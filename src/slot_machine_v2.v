==> flow/design.v <==
module debounce (
    input clk,
    input btn_in,      
    output reg state   
);
    reg [19:0] count;
    reg last_btn;
    always @(posedge clk) begin
        if (btn_in == last_btn) begin
            if (count < 20'd999_999) count <= count + 1;
            else state <= ~btn_in;  
        end else begin
            count <= 0;
            last_btn <= btn_in;
        end
    end
endmodule
module lfsr (
    input clk,
    output reg [15:0] random_out
);
    always @(posedge clk) begin
        if (random_out == 0) 
            random_out <= 16'hACE1;
        else begin
            random_out <= {random_out[14:0], 
                           random_out[15] ^ random_out[13] ^ random_out[12] ^ random_out[10]};
        end
    end
endmodule
module matrix_driver (
    input clk,
    input [7:0] pixels_left,
    input [7:0] pixels_right,
    output reg [2:0] current_row,
    output reg [7:0] rows,       
    output reg [7:0] cols_left,  
    output reg [7:0] cols_right  
);
    reg [16:0] scan_timer;
    always @(posedge clk) begin
        scan_timer <= scan_timer + 1;
        if (scan_timer == 0) begin
            current_row <= current_row + 1;
        end
    end
    always @(*) begin
        case (current_row)
            3'd0: rows = 8'b11111110; 
            3'd1: rows = 8'b11111101;
            3'd2: rows = 8'b11111011;
            3'd3: rows = 8'b11110111;
            3'd4: rows = 8'b11101111;
            3'd5: rows = 8'b11011111;
            3'd6: rows = 8'b10111111;
            3'd7: rows = 8'b01111111;
            default: rows = 8'b11111111;
        endcase
        cols_left  = pixels_left;
        cols_right = pixels_right;
    end
endmodule
module seven_seg_decoder (
    input [3:0] num,
    output reg [6:0] seg  
);
    always @(*) begin
        case (num)
            4'd0: seg = 7'b1000000;
            4'd1: seg = 7'b1111001;
            4'd2: seg = 7'b0100100;
            4'd3: seg = 7'b0110000;
            4'd4: seg = 7'b0011001;
            4'd5: seg = 7'b0010010;
            4'd6: seg = 7'b0000010;
            4'd7: seg = 7'b1111000;
            4'd8: seg = 7'b0000000;
            4'd9: seg = 7'b0010000;
            default: seg = 7'b1111111; 
        endcase
    end
endmodule
module slot_machine_controller (
    input clk,
    input btn_spin,      
    input btn_reset,     
    input cheat_mode,    
    input [2:0] sw_bet,  
    input [15:0] random_seed, 
    output reg [2:0] symbol_left,
    output reg [2:0] symbol_right,
    output reg [9:0] leds,
    output wire [9:0] current_credits, 
    output wire [3:0] current_bet      
);
	 localparam START_CREDITS = 12'd100; 
    localparam MULT_SEVEN    = 20;
    localparam MULT_CHERRY   = 5;
    localparam MULT_BAR      = 2;
    localparam MULT_QUEST    = 1;
    localparam STATE_IDLE = 2'd0;
    localparam STATE_SPIN = 2'd1;
    localparam STATE_WIN  = 2'd2; 
    localparam TIME_STOP_LEFT  = 28'd100_000_000; 
    localparam TIME_STOP_RIGHT = 28'd150_000_000; 
    localparam TIME_FLASH_SPD  = 28'd12_500_000; 
    reg [1:0] state;
    reg [27:0] spin_timer;      
    reg [25:0] animation_speed;
    reg [25:0] led_timer;       
    reg prev_spin, prev_reset;
    wire start_spin = (btn_spin && !prev_spin);
    wire do_reset   = (btn_reset && !prev_reset);
    reg [2:0] target_left;
    reg [2:0] target_right;
    reg [3:0] flash_count;
    reg [11:0] balance; 
    reg [3:0] active_bet; 
    assign current_credits = balance[9:0];
    assign current_bet = {1'b0, sw_bet} + 4'd1;
    initial begin
        balance = START_CREDITS;
    end
    always @(posedge clk) begin
        prev_spin  <= btn_spin;
        prev_reset <= btn_reset;
        if (do_reset) begin
            balance <= START_CREDITS; 
            state <= STATE_IDLE;
            leds <= 10'b0;
        end 
        else case (state)
            STATE_IDLE: begin
                leds <= 10'b0; 
                if (start_spin) begin
                    if (balance >= current_bet) begin
                        active_bet <= current_bet;       
                        balance <= balance - current_bet; 
                        state <= STATE_SPIN;
                        spin_timer <= 0;
                        animation_speed <= 0;
                        led_timer <= 0;
                        leds <= 10'b1000000000; 
                        target_left <= random_seed[1:0]; 
                        if (cheat_mode) target_right <= random_seed[1:0]; 
                        else target_right <= random_seed[3:2]; 
                    end
                end
            end
            STATE_SPIN: begin
                spin_timer <= spin_timer + 1;
                if (animation_speed < 26'd5_000_000) animation_speed <= animation_speed + 1;
                else begin
                    animation_speed <= 0;
                    if (spin_timer < TIME_STOP_LEFT) 
                        if (symbol_left >= 3'd3) symbol_left <= 0; else symbol_left <= symbol_left + 1;
                    if (spin_timer < TIME_STOP_RIGHT) 
                        if (symbol_right >= 3'd3) symbol_right <= 0; else symbol_right <= symbol_right + 1;
                end
                if (led_timer < 26'd2_500_000) led_timer <= led_timer + 1;
                else begin
                    led_timer <= 0;
                    leds <= {leds[0], leds[9:1]}; 
                end
                if (spin_timer == TIME_STOP_LEFT) symbol_left <= target_left;
                if (spin_timer >= TIME_STOP_RIGHT) begin
                    symbol_right <= target_right;
                    if (target_left == target_right) begin
                        state <= STATE_WIN;
                        spin_timer <= 0;
                        flash_count <= 0;
                        leds <= 10'b1111111111; 
                    end else begin
                        state <= STATE_IDLE; 
                    end
                end
            end
            STATE_WIN: begin
                spin_timer <= spin_timer + 1;
                if (spin_timer >= TIME_FLASH_SPD) begin
                    spin_timer <= 0;
                    leds <= ~leds; 
                    if (leds[0] == 1'b1) begin 
                        if (flash_count < 3) begin
                            flash_count <= flash_count + 1;
                        end else begin
                            state <= STATE_IDLE;
                            case (target_left)
                                3'd0: begin  
                                    if ((balance + (active_bet * MULT_SEVEN)) > 12'd999) balance <= 12'd999;
                                    else balance <= balance + (active_bet * MULT_SEVEN);
                                end
                                3'd1: begin  
                                    if ((balance + (active_bet * MULT_CHERRY)) > 12'd999) balance <= 12'd999;
                                    else balance <= balance + (active_bet * MULT_CHERRY);
                                end
                                3'd2: begin  
                                    if ((balance + (active_bet * MULT_BAR)) > 12'd999) balance <= 12'd999;
                                    else balance <= balance + (active_bet * MULT_BAR);
                                end
                                3'd3: begin  
                                    if ((balance + (active_bet * MULT_QUEST)) > 12'd999) balance <= 12'd999;
                                    else balance <= balance + (active_bet * MULT_QUEST);
                                end
                                default: balance <= balance;
                            endcase
                        end
                    end
                end
            end
        endcase
    end
endmodule
module slot_machine_v2 (
    input MAX10_CLK1_50,
    input KEY0,  
    input KEY1,  
    input SW0, SW1, SW2,  
    input SW9,            
    output LEDR0, LEDR1, LEDR2, LEDR3, LEDR4, LEDR5, LEDR6, LEDR7, LEDR8, LEDR9,
    output HEX00, HEX01, HEX02, HEX03, HEX04, HEX05, HEX06, 
    output HEX30, HEX31, HEX32, HEX33, HEX34, HEX35, HEX36, 
    output HEX40, HEX41, HEX42, HEX43, HEX44, HEX45, HEX46, 
    output HEX50, HEX51, HEX52, HEX53, HEX54, HEX55, HEX56, 
    output DMR0, DMR1, DMR2, DMR3, DMR4, DMR5, DMR6, DMR7,
    output DMC10, DMC11, DMC12, DMC13, DMC14, DMC15, DMC16, DMC17,
    output DMC00, DMC01, DMC02, DMC03, DMC04, DMC05, DMC06, DMC07
);
    wire btn_spin_clean;
    wire btn_reset_clean;
    wire [2:0] idx_L, idx_R;
    wire [7:0] pixels_L, pixels_R;
    wire [2:0] row_scan_idx;
    wire [15:0] rng_value;
    wire [9:0] led_wires;
    wire [9:0] credits_wire;
    wire [3:0] bet_wire;
    debounce db_spin  (.clk(MAX10_CLK1_50), .btn_in(KEY0), .state(btn_spin_clean));
    debounce db_reset (.clk(MAX10_CLK1_50), .btn_in(KEY1), .state(btn_reset_clean));
    lfsr rng_inst (.clk(MAX10_CLK1_50), .random_out(rng_value));
    slot_machine_controller logic_inst (
        .clk(MAX10_CLK1_50),
        .btn_spin(btn_spin_clean),
        .btn_reset(btn_reset_clean),
        .cheat_mode(SW9),             
        .sw_bet({SW2, SW1, SW0}), 
        .random_seed(rng_value), 
        .symbol_left(idx_L),  
        .symbol_right(idx_R),
        .leds(led_wires),
        .current_credits(credits_wire),
        .current_bet(bet_wire)
    );
    wire [6:0] hex0_out, hex3_out, hex4_out, hex5_out;
    seven_seg_decoder hex0_dec (.num(bet_wire), .seg(hex0_out));
    seven_seg_decoder hex3_dec (.num(credits_wire % 10), .seg(hex3_out));
    seven_seg_decoder hex4_dec (.num((credits_wire / 10) % 10), .seg(hex4_out));
    seven_seg_decoder hex5_dec (.num((credits_wire / 100) % 10), .seg(hex5_out));
    assign HEX00=hex0_out[0]; assign HEX01=hex0_out[1]; assign HEX02=hex0_out[2]; assign HEX03=hex0_out[3]; assign HEX04=hex0_out[4]; assign HEX05=hex0_out[5]; assign HEX06=hex0_out[6];
    assign HEX30=hex3_out[0]; assign HEX31=hex3_out[1]; assign HEX32=hex3_out[2]; assign HEX33=hex3_out[3]; assign HEX34=hex3_out[4]; assign HEX35=hex3_out[5]; assign HEX36=hex3_out[6];
    assign HEX40=hex4_out[0]; assign HEX41=hex4_out[1]; assign HEX42=hex4_out[2]; assign HEX43=hex4_out[3]; assign HEX44=hex4_out[4]; assign HEX45=hex4_out[5]; assign HEX46=hex4_out[6];
    assign HEX50=hex5_out[0]; assign HEX51=hex5_out[1]; assign HEX52=hex5_out[2]; assign HEX53=hex5_out[3]; assign HEX54=hex5_out[4]; assign HEX55=hex5_out[5]; assign HEX56=hex5_out[6];
    assign LEDR0 = led_wires[0]; assign LEDR1 = led_wires[1]; assign LEDR2 = led_wires[2]; assign LEDR3 = led_wires[3]; assign LEDR4 = led_wires[4];
    assign LEDR5 = led_wires[5]; assign LEDR6 = led_wires[6]; assign LEDR7 = led_wires[7]; assign LEDR8 = led_wires[8]; assign LEDR9 = led_wires[9];
    symbol_rom rom_left  (.symbol_id(idx_L), .row_idx(row_scan_idx), .pixels(pixels_L));
    symbol_rom rom_right (.symbol_id(idx_R), .row_idx(row_scan_idx), .pixels(pixels_R));
    matrix_driver driver_inst (
        .clk(MAX10_CLK1_50),
        .pixels_left(pixels_L), .pixels_right(pixels_R), .current_row(row_scan_idx),
        .rows({DMR7, DMR6, DMR5, DMR4, DMR3, DMR2, DMR1, DMR0}),
        .cols_left({DMC17, DMC16, DMC15, DMC14, DMC13, DMC12, DMC11, DMC10}),
        .cols_right({DMC07, DMC06, DMC05, DMC04, DMC03, DMC02, DMC01, DMC00})
    );
endmodule
module symbol_rom (
    input [2:0] symbol_id,
    input [2:0] row_idx,
    output reg [7:0] pixels
);
    always @(*) begin
        case (symbol_id)
            3'd0: begin
                 case (row_idx)
                    3'd0: pixels = 8'b00110000; 
                    3'd1: pixels = 8'b00110000; 
                    3'd2: pixels = 8'b00110000; 
                    3'd3: pixels = 8'b00011000; 
                    3'd4: pixels = 8'b00001100; 
                    3'd5: pixels = 8'b00000110; 
                    3'd6: pixels = 8'b01111110; 
                    3'd7: pixels = 8'b01111110; 
                endcase
            end
            3'd1: begin
                case (row_idx)
                    3'd0: pixels = 8'b00011000; 
                    3'd1: pixels = 8'b00111100; 
                    3'd2: pixels = 8'b00111100; 
                    3'd3: pixels = 8'b00011000; 
                    3'd4: pixels = 8'b00001000; 
                    3'd5: pixels = 8'b00000100; 
                    3'd6: pixels = 8'b00000010; 
                    3'd7: pixels = 8'b00001100; 
                endcase
            end
            3'd2: begin
                case (row_idx)
                    3'd0: pixels = 8'b00000000; 
                    3'd1: pixels = 8'b01111110; 
                    3'd2: pixels = 8'b01111110; 
                    3'd3: pixels = 8'b00000000; 
                    3'd4: pixels = 8'b00000000; 
                    3'd5: pixels = 8'b01111110; 
                    3'd6: pixels = 8'b01111110; 
                    3'd7: pixels = 8'b00000000;
                endcase
            end
            3'd3: begin
                 case (row_idx)
                    3'd0: pixels = 8'b00011000; 
                    3'd1: pixels = 8'b00000000;
                    3'd2: pixels = 8'b00011000; 
                    3'd3: pixels = 8'b00011100; 
                    3'd4: pixels = 8'b00001110; 
                    3'd5: pixels = 8'b01100110; 
                    3'd6: pixels = 8'b01111110; 
                    3'd7: pixels = 8'b00111100; 
                endcase
            end
            default: pixels = 8'b00000000;
        endcase
    end
endmodule
# From RTL to reports: slot_machine_v2
# What the tools print for slot_machine_v2, step after step.
# Lines are those of the file above, counted from 1.
# Operators carry their Yosys type and port widths (W data, S select, Z words).
# Library cell names are shortened.
# Not given: --
dict set report inputs {
  top {slot_machine_v2}
  clock {MAX10_CLK1_50}
  library {sky130hd}
  corner {tt_025C_1v80}
}

# Elaborated design
# Source: Yosys, flattened and elaborated, memories not mapped. Widths are those after wreduce. Print and check cells do not count.
# Yosys's memory passes give these memory sizes; they may raise the number of words (mostly to a power of two), join words into wider ones and drop unused or constant bits.
dict set report bits {
  clocked_rd_ports_x_width 54
  mem_count 13
  reg_bits 205
  in_bits 7
  word_cells 202
  mem_bits_ro 880
  output_inout_bits 62
}
# name size width read_ports write_ports line_no
set memory_table {}
lappend memory_table {{(name not given)} 16 7 1 0 68} ;# case (num)
lappend memory_table {{(name not given)} 16 7 1 0 68}
lappend memory_table {{(name not given)} 16 7 1 0 68}
lappend memory_table {{(name not given)} 16 7 1 0 68}
lappend memory_table {{(name not given)} 8 8 1 0 48} ;# case (current_row)
lappend memory_table {{(name not given)} 8 6 1 0 283} ;# case (row_idx)
# Further memories, not shown: 7.
dict set report op_classes {
  equal 26
  mul 2
  n_reduce_logical 27
  n_logic 9
  n_addsub 16
  muxes 64
  n_cmp 16
  n_div 5
}
# cell n
set ops {}
lappend ops {{$mod A32 B4 Y32 const B} 2}
lappend ops {{$div A10 B7 Y32 const B} 1}
lappend ops {{$mux W28} 5}
lappend ops {{$div A10 B4 Y32 const B} 1}
lappend ops {{$mod A10 B4 Y32 const B} 1}
lappend ops {{$gt A32 B10 Y1 const B} 4}
lappend ops {{$mux W12} 9}
lappend ops {{$pmux W26 S2} 2}
lappend ops {{$mux W26} 4}
lappend ops {{$pmux W28 S3} 1}
lappend ops {{$add A12 B32 Y32} 2}
lappend ops {{$pmux W8 S4} 2}
lappend ops {{$mux W10} 6}
lappend ops {{$add A26 B1 Y26 const B} 2}
lappend ops {{$pmux W12 S4} 1}
lappend ops {{$mux W3} 16}
lappend ops {{$mul A4 B3 Y7 const B} 2}
lappend ops {{$add A20 B1 Y20 const B} 2}
lappend ops {{$lt A20 B20 Y1 const B} 2}
lappend ops {{$pmux W10 S3} 1}
lappend ops {{$add A28 B1 Y28 const B} 1}
lappend ops {{$ge A28 B24 Y1 const B} 1}
lappend ops {{$lt A28 B27 Y1 const B} 1}
lappend ops {{$eq A28 B27 Y1 const B} 1}
lappend ops {{$ge A28 B28 Y1 const B} 1}
lappend ops {{$lt A28 B28 Y1 const B} 1}
lappend ops {{$lt A26 B22 Y1 const B} 1}
lappend ops {{$lt A26 B23 Y1 const B} 1}
# Not listed: further kinds 38, cells in them 91.

# Logic depth
# Yosys ltp: most cells in a row. Word level: on the elaborated netlist, between registers, memories and ports. Mapped: between sequential cells and ports; inverters and the memories' decode and read muxes count.
dict set report logic_depth {
  depth_word 9
  ABC_AREA 0
  ltp_mapped 36
  mapped_depth_nobuf 33
}

# Netlist
# Source: synth_stat.txt of the flow (Yosys; design flattened, memories mapped). It holds for the ABC_AREA given above (unset counts as 0); a run with the other value may have another netlist.
# The area totals of this step are shown rounded.
# cell n
set by_type {}
lappend by_type {edfxtp_1 105}
lappend by_type {dfxtp_1 125}
lappend by_type {ha_1 83}
lappend by_type {nor2_1 238}
lappend by_type {xor2_1 87}
lappend by_type {xnor2_1 79}
lappend by_type {nand2_1 159}
lappend by_type {a21oi_1 94}
lappend by_type {o21ai_0 92}
lappend by_type {nand3_1 74}
lappend by_type {inv_1 85}
lappend by_type {clkbuf_1 69}
lappend by_type {nand4_1 39}
lappend by_type {nor3_1 45}
lappend by_type {nand2b_1 26}
lappend by_type {nor4_1 26}
lappend by_type {and3_1 25}
lappend by_type {a21o_1 19}
# Other cell types: 83; their cells: 354.
dict set report mapped {
  sequential_area_um2 5660
  cells 1824
  buffers 86
  yosys_area_um2 15500
  ffs 230
}
# The figures by module come from a second, unflattened synthesis with its own total; it is not the netlist above.
dict set report unflattened {
  cells_unflattened 1967
  area_unflattened_um2 16800
}
# Rows give one instance, submodules left out.
# module n_cells area_um2 n_inst mod_seq_area_um2
set modules {}
lappend modules {slot_machine_controller 937 8700 1 3480}
lappend modules {debounce 130 1180 2 460}
lappend modules {slot_machine_v2 356 2300 1 0.0}
lappend modules {matrix_driver 146 1420 1 591}
lappend modules {seven_seg_decoder 33 210 4 0.0}
lappend modules {symbol_rom 48 357 2 0.0}
lappend modules {lfsr 40 487 1 320}

# Worst setup path after synthesis
# Path of least setup slack by OpenSTA after synthesis, without wires, with an ideal clock, recovery checks aside; 20% of the period is set as input and as output delay. Where synthesis merged equal registers, the netlist keeps one of their names.
dict set report synth_path {
  path_type {register to output}
  start {register logic_inst.balance[7]}
  end {output port HEX46}
  slack_ps 2646
  arrival_ps 7354
  launch_ps 0
  period_ps 12500
  delay_ps 7354
  required_ps 10000
  n_path_buf 4
  stages 35
  period_less_setup_slack_ps 9854
}
# "delay_ps" is the arrival time less input delay plus setup time.
# At an output port there is no setup time.
# "stages" counts driving pins, that of a launching flip-flop among them; a cell with two outputs on the path counts twice.
# "period_less_setup_slack_ps" = period - worst setup slack (recovery checks aside). The figure is calculated, with input and output delays left at 20% of the set period.
# Between the ends stands the longest chain of elaborated cells between them, by number of cells; it is not shown to be the way that was timed. Of several equally long chains one is given.
# Each line given opens the expression or statement behind the cell; cells for indexed reads and writes are added by Yosys, which also makes memories of some case tables.
# A memory read counts as a cell of the chain, while the word-level depth stops at memories.
# A register here has more assigning lines than the two given.
dict set report synth_between {
  cell_sequence {dfxtp_1 > or2_1 > buf_2 > ha_1 > nand3b_1 > a2111oi_2 > a211oi_2 > a211oi_4 > a21oi_2 > nor3b_4 > buf_6 > a31oi_1 > a21o_4 > xnor2_2 > a2111oi_2 > o2111ai_1 > and2_1 > buf_6 > a2111oi_4 > o21a_1 > inv_1 > ha_1 > nand4_1 > a221oi_1 > a211oi_1 > nand2_1 > xnor2_1 > ha_1 > clkbuf_1 > nor2_1 > a21oi_1 > o21ai_1 > o21bai_4 > or2_1 > a21oi_1}
  elab_chain_cells 3
}
# item line_no
set synth_lines {}
lappend synth_lines {{from (decl)} 117} ;# reg [11:0] balance;
lappend synth_lines {{from (assign)} 138} ;# balance <= balance - current_bet;
lappend synth_lines {{from (assign)} 191} ;# else balance <= balance + (active_bet * MULT_SEVEN);
lappend synth_lines {{$div A10 B4 Y32} 257} ;# seven_seg_decoder hex4_dec (.num((credits_wire / 10) % 10), .seg(hex4_out));
lappend synth_lines {{$mod A32 B4 Y32} 257}
lappend synth_lines {{$mem_v2 Z16 W7} 68} ;# case (num)
lappend synth_lines {{to (decl)} 223} ;# output HEX40, HEX41, HEX42, HEX43, HEX44, HEX45, HEX46,

# Path in the finished layout
# Path of least setup slack in the final report of run 1 (OpenROAD, finished layout, wires in). Where an end is a register, its clock arrival counts in the times.
# The path's times are printed in steps of 10 ps; the period is the one set.
dict set report layout_path {
  path_type {register to output}
  start {register logic_inst.balance[7]}
  end {output port HEX41}
  n_path_buf 5
  slack_ps 260
  stages 36
  arrival_ps 7500
  launch_ps 560
  period_ps 9700
  required_ps 7760
}
# Between the ends stands the longest chain of elaborated cells between them, by number of cells; it is not shown to be the way that was timed. Of several equally long chains one is given.
# A memory read counts as a cell of the chain, while the word-level depth stops at memories.
# A register here has more assigning lines than the two given.
dict set report layout_between {
  cell_sequence {dfxtp_1 > or2_4 > ha_4 > nand3b_1 > a2111oi_4 > a211oi_4 > a211oi_4 > buf_6 > buf_4 > a211oi_1 > o21a_1 > o21a_2 > o221ai_2 > o211ai_1 > a211o_1 > o211ai_4 > o221ai_2 > nand2_2 > ha_4 > a21oi_1 > nor3_2 > buf_4 > a21o_1 > a221oi_2 > a211oi_2 > nand2_2 > buf_4 > xnor2_2 > ha_1 > nor2_1 > a21oi_2 > o21ai_2 > o21bai_4 > or2_1 > a21boi_1 > dlymetal6s2s_1}
  elab_chain_cells 3
}
# item line_no
set layout_lines {}
lappend layout_lines {{from (decl)} 117} ;# reg [11:0] balance;
lappend layout_lines {{from (assign)} 138} ;# balance <= balance - current_bet;
lappend layout_lines {{from (assign)} 191} ;# else balance <= balance + (active_bet * MULT_SEVEN);
lappend layout_lines {{$div A10 B4 Y32} 257} ;# seven_seg_decoder hex4_dec (.num((credits_wire / 10) % 10), .seg(hex4_out));
lappend layout_lines {{$mod A32 B4 Y32} 257}
lappend layout_lines {{$mem_v2 Z16 W7} 68} ;# case (num)
lappend layout_lines {{to (decl)} 223} ;# output HEX40, HEX41, HEX42, HEX43, HEX44, HEX45, HEX46,

# Top module slot_machine_v2; platform sky130hd; tools Yosys and OpenROAD; 2 stored runs in no particular order. Input and output delays are each 20% of the period that was set; the output load is 0.01 pF.
# "achievedPeriod_ps" means the clock period less the worst setup slack. The figure is calculated, with input and output delays left at 20% of the set period.
# "worst_path_ps" is the time allowed to the run's worst setup path (the clock period less input and output delay, where it has them) less its slack. Clock arrival times count: a late capture clock shortens it, a late launch clock lengthens it.
# "power_total_mw" rests on the timing tool's default activity at the inputs, not on a simulated workload.
# "worst_path_ps" is known to 10 ps.
# The measured numbers are rounded.
run="run 1" settings period_ns=9.7 CORE_UTILIZATION=18 CAP_MARGIN=20 CORE_MARGIN=2 SLEW_MARGIN=20
run="run 1" results dieArea_um2=88700 cell_area_final_um2=19100 fin_hold_ws_ps=348 tns_ps=0 synth_chip_area_um2=15500 layout_utilization_frac=0.224 worst_path_ps=7500 timing.worst_path_kind="register to output" final_setup_ws_ps=262 achievedPeriod_ps=9438 power_total_mw=2.82
run="run 2" settings period_ns=7.59 CORE_UTILIZATION=44 SETUP_SLACK_MARGIN=1.03 PLACE_DENSITY_LB_ADDON=0.13 CORE_ASPECT_RATIO=1.35 CELL_PAD_IN_SITES_DETAIL_PLACEMENT=2 ABC_AREA=0 CAP_MARGIN=25 CORE_MARGIN=2 SLEW_MARGIN=20
run="run 2" outcome="not finished: clock tree synthesis ended with error DPL-0033"
